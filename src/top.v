==> flow/design.v <==
module alu
#(
    parameter NB_REG = 32,              
    parameter NB_OP  = 6                
)
(
    output reg [NB_REG - 1 : 0] o_out,  
    input      [NB_REG - 1 : 0] i_a  ,  
    input      [NB_REG - 1 : 0] i_b  ,  
    input      [NB_OP  - 1 : 0] i_op    
);
    always @(*) begin
        case (i_op)
            6'b000000 : o_out = i_a << i_b                                         ;   
            6'b000010 : o_out = i_a >> i_b                                         ;   
            6'b000011 : o_out = $signed(i_a) >>> i_b                               ;   
            6'b100000 : o_out = i_a + i_b                                          ;   
            6'b100010 : o_out = i_a - i_b                                          ;   
            6'b100100 : o_out = i_a & i_b                                          ;   
            6'b100101 : o_out = i_a | i_b                                          ;   
            6'b100110 : o_out = i_a ^ i_b                                          ;   
            6'b100111 : o_out = ~(i_a | i_b)                                       ;   
            6'b101010 : o_out = $signed(i_a) < $signed(i_b) ? 1'b1 : {NB_REG{1'b0}};   
            6'b101011 : o_out = (i_a < i_b) ? 1'b1 : {NB_REG{1'b0}}                ;   
            default   : o_out = {NB_REG{1'b0}};
        endcase
    end
endmodule
module top
#(
    parameter NB_LEDS = 16,
    parameter NB_SW   = 16,
    parameter NB_REG = 16,              
    parameter NB_OP  = 6                
)
(
    output [NB_LEDS - 1 : 0] o_led  ,   
    input  [NB_SW   - 1 : 0] i_sw   ,   
    input                    i_btn_1,
    input                    i_btn_2,
    input                    i_btn_3,
    input                    i_rst  ,
    input                    clk
);
    reg [NB_SW - 1 : 0] reg_a;
    reg [NB_SW - 1 : 0] reg_b;
    reg [NB_OP - 1 : 0] reg_op;
    always @(posedge clk) begin
        if (i_rst) begin
            reg_a  <= {NB_SW{1'b0}};
            reg_b  <= {NB_SW{1'b0}};
            reg_op <= {NB_SW{1'b0}};
        end
        else begin
            if (i_btn_1) begin
                reg_a <= i_sw;
            end
            if (i_btn_2) begin
                reg_b <= i_sw;
            end
            if (i_btn_3) begin
                reg_op <= i_sw[NB_OP - 1 : 0];
            end
        end
    end
    alu
    #(
        .NB_REG (NB_REG),               
        .NB_OP  (NB_OP )                
    )
        u_alu
        (
            .o_out (o_led ),
            .i_a   (reg_a ),
            .i_b   (reg_b ),
            .i_op  (reg_op)
        );
endmodule
# From RTL to reports: top

Tool output for the design above, in the order of the flow.
Lines are those of the file above, counted from 1.
Operators carry their Yosys type and port widths (W data, S select, Z words).
Library cell names are shortened.
A cell with - has no value.

Top module: top
Clock input: clk
Standard-cell library: sky130hd
Timing corner: tt_025C_1v80

# After elaboration

Source: Yosys, flattened and elaborated, memories not mapped. Widths are those after wreduce; folded enables and synchronous resets count as part of the registers. Registers that Yosys merges into a memory's read port (data or address) are not register bits. Print and check cells do not count.

Register bits after elaboration: 38
Input bits: 21
Output and inout port bits: 16
Cells after elaboration: 28

Add/sub/neg operators: 2
Magnitude comparators: 2
Equality and inequality tests: 10
Shifts and indexed selects: 3
Mux-type cells: 3
Bitwise operators: 4
Reduce/logical cells: 1

Operator list:

| kind                 | number |
| $pmux W16 S11        | 1 |
| $eq A6 B6 Y1 const B | 8 |
| $lt A16 B16 Y1       | 2 |
| $add A16 B16 Y16     | 1 |
| $sub A16 B16 Y16     | 1 |
| $and A16 B16 Y16     | 1 |
| $or A16 B16 Y16      | 1 |
| $xor A16 B16 Y16     | 1 |
| $shl A16 B16 Y16     | 1 |
| $shr A16 B16 Y16     | 1 |
| $sshr A16 B16 Y16    | 1 |
| $not A16 Y16         | 1 |
| $eq A6 B2 Y1 const B | 2 |
| $logic_not A6 Y1     | 1 |
| $mux W1              | 2 |

# Longest topological paths

Longest topological path by Yosys (ltp), each cell counted once; first at word level (registers and memories cut), then after technology mapping (sequential cells cut; the memories' decode and read muxes count).

Word-level depth: 3
ABC_AREA: 0
Mapped depth: 13
Mapped depth without buffers: 10

# After synthesis

The flow's flattened synthesis, as Yosys stat reports it; memories are mapped. The netlist is that of the ABC_AREA named above (0 if unset); the other value can give another one.
The area totals of this step are shown rounded.

Cell types:

| cell     | number | total area (um^2) |
| dfxtp_1  | 38     | 760.73 |
| ha_1     | 53     | 663.136 |
| mux2i_1  | 62     | 620.595 |
| mux4_2   | 18     | 405.389 |
| nor2_1   | 94     | 352.838 |
| o21ai_0  | 41     | 205.197 |
| nand2_1  | 52     | 195.187 |
| a21oi_1  | 35     | 175.168 |
| inv_1    | 40     | 150.144 |
| clkbuf_1 | 36     | 135.13 |
| nor3_1   | 24     | 120.115 |
| a211oi_1 | 14     | 105.101 |
| o211ai_1 | 14     | 105.101 |
| xnor2_1  | 11     | 96.342 |
| buf_2    | 16     | 80.077 |
| a221oi_1 | 9      | 78.826 |
| nand3_1  | 15     | 75.072 |
| xor2_1   | 8      | 70.067 |

Other cell types: 66; their cells: 184.

Cells in the netlist: 764
Chip area (Yosys): 5892 um^2
Sequential area: 760.7 um^2
Flip-flop cells: 38
Buffer cells: 60

By module: a second synthesis without flattening, with its own total; a netlist apart from the flattened one above.

Cells (unflattened synthesis): 759
Area total of the unflattened synthesis: 5635 um^2

Rows give one instance, submodules left out.

By module:

| module | times used | cells | area (um^2) | sequential area (um^2) |
| alu    | 1          | 636   | 4265        | 0.0 |
| top    | 1          | 123   | 1370        | 760.7 |

# Worst setup path after synthesis

Path of least setup slack by OpenSTA after synthesis, without wires, with an ideal clock, recovery checks aside; 20% of the period is set as input and as output delay. Where synthesis merged equal registers, the netlist keeps one of their names.

Path kind: register -> output
Start point: register reg_b[2]
End point: output o_led[14]
Period: 4.21 ns
Output delay: 0.842 ns
Time at the first pin: 0.000 ns
Arrival: 3.338 ns
Required time: 3.368 ns
Setup slack: 0.030 ns
Path delay: 3.338 ns
Driving pins on the path: 14
Buffers on the path: 4
Synthesis period reached: 4.18 ns

"path delay" = arrival - input delay + setup time.
A path that ends at an output port has no setup time.
"driving pins on the path": output pins that drive a net of the path, with the launching flip-flop's if there is one; two outputs of one cell count as two.
"synthesis period reached" = period - worst setup slack (recovery checks aside). The figure is calculated, with input and output delays left at 20% of the set period.
Between the ends stands the longest chain of elaborated cells between them, by number of cells; it is not shown to be the way that was timed. Of several equally long chains one is given.
A line is the first line of the expression or statement that the cell stems from. Yosys adds cells for indexed reads and writes and turns some case tables into memories.

Path through: dfxtp_1 clkbuf_1 inv_1 clkbuf_1 clkbuf_1 ha_1 buf_2 o21bai_1 a2111oi_2 nor3_1 o41ai_2 or4b_2 o211ai_1 a2111o_1
Cells in the longest elaborated chain: 2
Elaborated cells between the ends (all ways): 6
Source lines of those cells: 6
Classes of those cells: add/sub: 2; shift: 3; mux: 1

Ends and longest elaborated chain, post-synthesis:

| what               | line | RTL |
| start: declaration | 46   | `reg [NB_SW - 1 : 0] reg_b;` |
| start: assignment  | 51   | `reg_b  <= {NB_SW{1'b0}};` |
| start: assignment  | 59   | `reg_b <= i_sw;` |
| $sub A16 B16 Y16   | 18   | `6'b100010 : o_out = i_a - i_b                                          ;` |
| $pmux W16 S11      | 13   | `case (i_op)` |
| end: declaration   | 37   | `output [NB_LEDS - 1 : 0] o_led  ,` |

# Worst path after layout

From the final timing report of run 1: the path of least setup slack in the routed layout; clock arrival at registers is part of the times.

Path kind: register -> output
Start point: register reg_b[2]
End point: output o_led[14]
Period: 4.38 ns
Output delay: 0.88 ns
Time at the first pin: 0.29 ns
Arrival: 3.37 ns
Required time: 3.50 ns
Setup slack: 0.13 ns
Driving pins on the path: 16
Buffers on the path: 6

Between the ends stands the longest chain of elaborated cells between them, by number of cells; it is not shown to be the way that was timed. Of several equally long chains one is given.

Path through: dfxtp_4 clkbuf_16 inv_6 buf_8 clkbuf_16 ha_4 buf_6 o21bai_4 a2111oi_4 nor3_4 o41ai_4 buf_4 or4b_4 o211ai_1 a2111o_1 buf_6
Cells in the longest elaborated chain: 2
Elaborated cells between the ends (all ways): 6
Source lines of those cells: 6
Classes of those cells: add/sub: 2; shift: 3; mux: 1

Ends and longest elaborated chain, post-layout:

| what               | line | RTL |
| start: declaration | 46   | `reg [NB_SW - 1 : 0] reg_b;` |
| start: assignment  | 51   | `reg_b  <= {NB_SW{1'b0}};` |
| start: assignment  | 59   | `reg_b <= i_sw;` |
| $sub A16 B16 Y16   | 18   | `6'b100010 : o_out = i_a - i_b                                          ;` |
| $pmux W16 S11      | 13   | `case (i_op)` |
| end: declaration   | 37   | `output [NB_LEDS - 1 : 0] o_led  ,` |

==> runs of top <==
Measured results for top: 2 stored runs of the Yosys and OpenROAD flow on sky130hd. The settings differ; the order carries no meaning. The constraints put input and output delay at 20% of the set period each and load the outputs with 0.01 pF.
"period achieved": clock period set for the run, less the worst setup slack. It is reckoned from that one timing run; input and output delays stay at 20% of the period that was set.
The results are shown rounded.
A setting shown as -- is not set for that run.

| item                                    | run 1 | run 2 |
| period_ns                               | 4.38  | 5.53  |
| CORE_UTILIZATION                        | 25    | 15    |
| SETUP_SLACK_MARGIN                      | 0.64  | --    |
| PLACE_DENSITY                           | 0.9   | 0.54  |
| CORE_ASPECT_RATIO                       | 0.6   | --    |
| CORE_MARGIN                             | 5     | 2     |
| TNS_END_PERCENT                         | 75    | --    |
| ABC_AREA                                | 0     | 1     |
| GPL_TIMING_DRIVEN                       | 0     | 0     |
| CAP_MARGIN                              | 10    | 20    |
| SLEW_MARGIN                             | 30    | 0     |
| CELL_PAD_IN_SITES_DETAIL_PLACEMENT      | --    | 2     |
| CTS_CLUSTER_DIAMETER                    | --    | 357   |
| MAX_ROUTING_LAYER                       | --    | met5  |
| overall die area (um^2)                 | 26840 | 40290 |
| std-cell area (final layout) (um^2)     | 8153  | 6955  |
| total negative setup slack (ns)         | 0.000 | 0.000 |
| utilization after routing (%)           | 35.2  | 18.1  |
| setup slack of the worst path (ns)      | 0.131 | 0.237 |
| period achieved (ns)                    | 4.249 | 5.293 |
| mapped cell area after synthesis (um^2) | 5892  | 5806  |
